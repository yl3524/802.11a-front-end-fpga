==> flow/design.v <==
`timescale 1ns / 1ps
module interleaver1(
    input logic reset,
    input logic clk,
    input logic wr_en,
    input logic [8:0] wr_addr,
    input logic data_in,
    input logic rd_en,
    input logic [5:0] rd_addr,  
    output logic [5:0] data_out,  
    input logic [8:0] cap,  
    input logic [2:0] bpsc,  
    input logic clear,
    output logic full
    );
    logic [287:0] data;  
    logic [8:0] counter;  
    assign full = (counter == cap) ? 1:0;
    always_ff @(posedge clk) begin
        if(reset) begin
            data <= 0;
            counter <= 0;
        end
        else if(clear) begin
            counter <= 0;
        end
        else if(wr_en) begin
            data[wr_addr] <= data_in;
            counter <= counter + 1;
        end
        else if(rd_en && full) begin
            case(bpsc)
                3'd1:
                    data_out <= {5'd0, data[rd_addr]};
                3'd2:
                    data_out <= {4'd0, data[bpsc*rd_addr +: 1]};
                3'd4:
                    data_out <= {2'd0, data[bpsc*rd_addr +: 3]};
                3'd6:
                    data_out <= data[bpsc*rd_addr +: 5];
                default:
                    data_out <= 6'd0;
            endcase
        end
    end
endmodule
### Step by step through the tools: interleaver1

Tool output for the design above, in the order of the flow.
Line numbers count from 1 in the design file above.
Operators carry their Yosys type and port widths (W data, S select, Z words).
Cell names lack the library's common part.
Not given: --

* top: interleaver1
* clock port: clk
* cell library: sky130hd
* timing corner: tt_025C_1v80

### Word-level counts

Counts by Yosys on the flattened word-level netlist (proc, flatten, opt, wreduce; memories kept). Register bits leave out memories and registers merged into their read ports (data or address); mux counts leave out enables and synchronous resets folded into registers. Print and check cells are left out.

* add/sub/neg operators: 2
* multipliers: 1
* equal/unequal tests: 5
* shift-type cells: 6
* multiplexer cells: 2
* bitwise logic cells: 6
* reduce/logical cells: 4

Operators by type and width (count)
* $shift A1 B10 Y288: 1
* $shift A1 B10 Y288 const A: 1
* $and A288 B288 Y288: 1
* $or A288 B288 Y288: 1
* $shiftx A288 B6 Y1: 1
* $shiftx A288 B7 Y1: 1
* $shiftx A288 B7 Y3: 1
* $shiftx A288 B7 Y5: 1
* $not A288 Y288: 1
* $pmux W5 S4: 1
* $mul A3 B6 Y6: 1
* $neg A9 Y10: 1
* $add A9 B1 Y9 const B: 1
* $eq A9 B9 Y1: 1
* $eq A3 B3 Y1 const B: 2
* $reduce_and A4 Y1: 1
* $not A1 Y1: 3
* $eq A3 B1 Y1 const B: 1
* $eq A3 B2 Y1 const B: 1
* $reduce_and A2 Y1: 1
* $reduce_or A2 Y1: 1
* $logic_and A1 B1 Y1: 1
* $mux W1: 1

* register bits: 303
* bits of input ports: 33
* output and inout bits: 7
* elaborated cells: 29

### Depth

Longest topological path by Yosys (ltp), each cell counted once; first at word level (registers and memories cut), then after technology mapping (sequential cells cut; the memories' decode and read muxes count).

* word-level depth: 5
* ABC_AREA: 0
* gate-level depth with buffers: 14
* depth with buffers taken out: 11

### Synthesis result

Source: synth_stat.txt of the flow (Yosys; design flattened, memories mapped). It holds for the ABC_AREA given above (unset counts as 0); a run with the other value may have another netlist.

* cell count: 669
* cell area after synthesis: 6707.7 sq um
* flip-flop cells: 82
* buffers: 59

Cell types
* mux4_2: count 76, total area 1.71E+03 sq um
* dfxtp_1: count 77, total area 1.54E+03 sq um
* o21ai_0: count 75, total area 375.36 sq um
* mux2i_1: count 28, total area 280.269 sq um
* o211ai_1: count 32, total area 240.23 sq um
* a21oi_1: count 37, total area 185.178 sq um
* nand2_1: count 49, total area 183.926 sq um
* nand4_1: count 25, total area 156.4 sq um
* edfxtp_1: count 5, total area 150.144 sq um
* clkbuf_1: count 36, total area 135.13 sq um
* xnor2_1: count 15, total area 131.376 sq um
* nand3_1: count 21, total area 105.101 sq um
* ha_1: count 8, total area 100.096 sq um
* xor2_1: count 10, total area 87.584 sq um
* fa_1: count 4, total area 80.077 sq um
* nor2_1: count 21, total area 78.826 sq um
* or3_1: count 12, total area 75.072 sq um
* mux2_2: count 6, total area 67.565 sq um

Not listed: further types 52, cells in them 132.

### Worst setup path after synthesis

Path of least setup slack by OpenSTA after synthesis, without wires, with an ideal clock, recovery checks aside; 20% of the period is set as input and as output delay. Where synthesis merged equal registers, the netlist keeps one of their names.

* path kind: input port to flip-flop
* from: in rd_addr[1]
* to: reg data_out[3]
* clock period: 6.7 ns
* library setup time: 0.152 ns
* launch time at the first pin: 1.340 ns
* arrival time: 4.960 ns
* required time: 6.548 ns
* slack: 1.587 ns
* path delay: 3.772 ns
* driving pins on the path: 13
* period reached after synthesis: 5.113 ns

"path delay" is the arrival time less input delay plus setup time.
"driving pins on the path": output pins that drive a net of the path, with the launching flip-flop's if there is one; two outputs of one cell count as two.
"period reached after synthesis" = period - worst setup slack (recovery checks aside). The figure is calculated, with input and output delays left at 20% of the set period.
The rows between start and end are the longest chain of elaborated cells between them; the timing report does not say that the signal goes this way. Where chains are equally long, one stands for them.
A line is the first line of the expression or statement that the cell stems from. Yosys adds cells for indexed reads and writes and turns some case tables into memories.
A register here has more assigning lines than the two given.

* cell sequence: clkbuf_1 buf_1 nand2_1 fa_1 inv_1 ha_1 fa_1 xor2_1 clkbuf_1 nand2_1 a31o_2 a2111o_1 o22ai_1
* cells in the longest elaborated chain: 3
* elaborated cells between the ends (all ways): 3
* classes of those cells: mul: 1; shift: 1; mux: 1

Ends and longest elaborated chain, after synthesis
* start, declared: line 9 `input logic [5:0] rd_addr,`
* $mul A3 B6 Y6: line 40 `data_out <= data[bpsc*rd_addr +: 5];`
* $shiftx A288 B7 Y5: line 40
* $pmux W5 S4: line 32 `case(bpsc)`
* end, assigned: line 34 `data_out <= {5'd0, data[rd_addr]};`
* end, assigned: line 36 `data_out <= {4'd0, data[bpsc*rd_addr +: 1]};`
* end, declared: line 10 `output logic [5:0] data_out,`

### Worst path after layout

Path of least setup slack in the final report of record 1 (OpenROAD, finished layout, wires in). Where an end is a register, its clock arrival counts in the times.

* path kind: input port to flip-flop
* from: in bpsc[2]
* to: reg data_out[2]
* clock period: 4.81 ns
* library setup time: 0.25 ns
* launch time at the first pin: 0.96 ns
* arrival time: 4.20 ns
* required time: 4.91 ns
* slack: 0.71 ns
* driving pins on the path: 10

The rows between start and end are the longest chain of elaborated cells between them; the timing report does not say that the signal goes this way. Where chains are equally long, one stands for them.
A register here has more assigning lines than the two given.

* cell sequence: clkdlybuf4s50_1 nand2_1 fa_1 inv_1 ha_1 buf_12 mux4_2 mux4_2 mux2i_1 o2bb2ai_1
* cells in the longest elaborated chain: 3
* elaborated cells between the ends (all ways): 8
* classes of those cells: mul: 1; eq/ne: 4; shift: 2; mux: 1

Ends and longest elaborated chain, post-layout
* start, declared: line 12 `input logic [2:0] bpsc,`
* $mul A3 B6 Y6: line 40 `data_out <= data[bpsc*rd_addr +: 5];`
* $shiftx A288 B7 Y5: line 40
* $pmux W5 S4: line 32 `case(bpsc)`
* end, assigned: line 34 `data_out <= {5'd0, data[rd_addr]};`
* end, assigned: line 36 `data_out <= {4'd0, data[bpsc*rd_addr +: 1]};`
* end, declared: line 10 `output logic [5:0] data_out,`

Record of 2 stored runs of the RTL-to-layout flow on interleaver1, platform sky130hd. The runs are unordered. Constraints: input delay and output delay 20% of the set period each, output load 0.01 pF.
"achieved period" is the run's clock period less its worst setup slack. It is reckoned from that one timing run; input and output delays stay at 20% of the period that was set.
"allowed time less slack (worst setup path)" means the part of the period allowed to the worst setup path (the constraints hold back 20% at inputs and 20% at outputs) less its slack; where the path has registers, the arrival times of their clocks count too.
"total power after layout" is the tool's figure for a default switching activity; nothing was simulated.

### Record 1

==> flow/run.sh <==
#!/bin/bash
# the make line also repeats the synthesis and layout settings of config.mk as NAME=value (left out here)
make -C /OpenROAD-flow-scripts/flow DESIGN_CONFIG=/design/flow/config.mk WORK_HOME=/design/flow/orfs CLKGATE_MAP_FILE= finish
==> flow/config.mk <==
export PLATFORM = sky130hd
export DESIGN_NAME = interleaver1
export DESIGN_NICKNAME = interleaver1
export VERILOG_FILES = /design/flow/design.v
export SDC_FILE = /design/flow/constraint.sdc
export NUM_CORES = 4
export LEC_CHECK = 0
export CAP_MARGIN = 20
export CORE_MARGIN = 2
export CORE_UTILIZATION = 40
export SETUP_SLACK_MARGIN = 0.53
export SLEW_MARGIN = 20
==> flow/constraint.sdc <==
create_clock -name core_clock -period 4.81 [get_ports {clk}]
set_input_delay 0.9620 -clock core_clock [delete_from_list [all_inputs] [get_ports {clk}]]
set_output_delay 0.9620 -clock core_clock [all_outputs]
set_load 0.01 [all_outputs]

Results of record 1:
- Total power after layout: 0.001875 W
- Allowed time less slack (worst setup path): 3.14 ns
- Class of the worst setup path: input port to flip-flop
- Achieved period: 4.099 ns
- Final utilization: 46.6%
- Setup slack of the worst path: 0.711 ns
- Full die area: 17820.9 sq um
- Cell area after synthesis: 6707.7 sq um

### Record 2

==> flow/run.sh <==
#!/bin/bash
# the make line also repeats the synthesis and layout settings of config.mk as NAME=value (left out here)
make -C /OpenROAD-flow-scripts/flow DESIGN_CONFIG=/design/flow/config.mk WORK_HOME=/design/flow/orfs CLKGATE_MAP_FILE= finish
==> flow/config.mk <==
export PLATFORM = sky130hd
export DESIGN_NAME = interleaver1
export DESIGN_NICKNAME = interleaver1
export VERILOG_FILES = /design/flow/design.v
export SDC_FILE = /design/flow/constraint.sdc
export NUM_CORES = 4
export LEC_CHECK = 0
export CAP_MARGIN = 15
export CORE_ASPECT_RATIO = 0.56
export CORE_MARGIN = 2
export CORE_UTILIZATION = 17
export GPL_TIMING_DRIVEN = 1
export PLACE_DENSITY_LB_ADDON = 0.26
export SETUP_SLACK_MARGIN = 0.22
export SLEW_MARGIN = 20
==> flow/constraint.sdc <==
create_clock -name core_clock -period 6.97 [get_ports {clk}]
set_input_delay 1.3940 -clock core_clock [delete_from_list [all_inputs] [get_ports {clk}]]
set_output_delay 1.3940 -clock core_clock [all_outputs]
set_load 0.01 [all_outputs]

Results of record 2:
- Total power after layout: 0.001331 W
- Allowed time less slack (worst setup path): 4.25 ns
- Class of the worst setup path: input port to flip-flop
- Achieved period: 5.647 ns
- Final utilization: 20.3%
- Setup slack of the worst path: 1.323 ns
- Full die area: 41128.7 sq um
- Cell area after synthesis: 6707.7 sq um
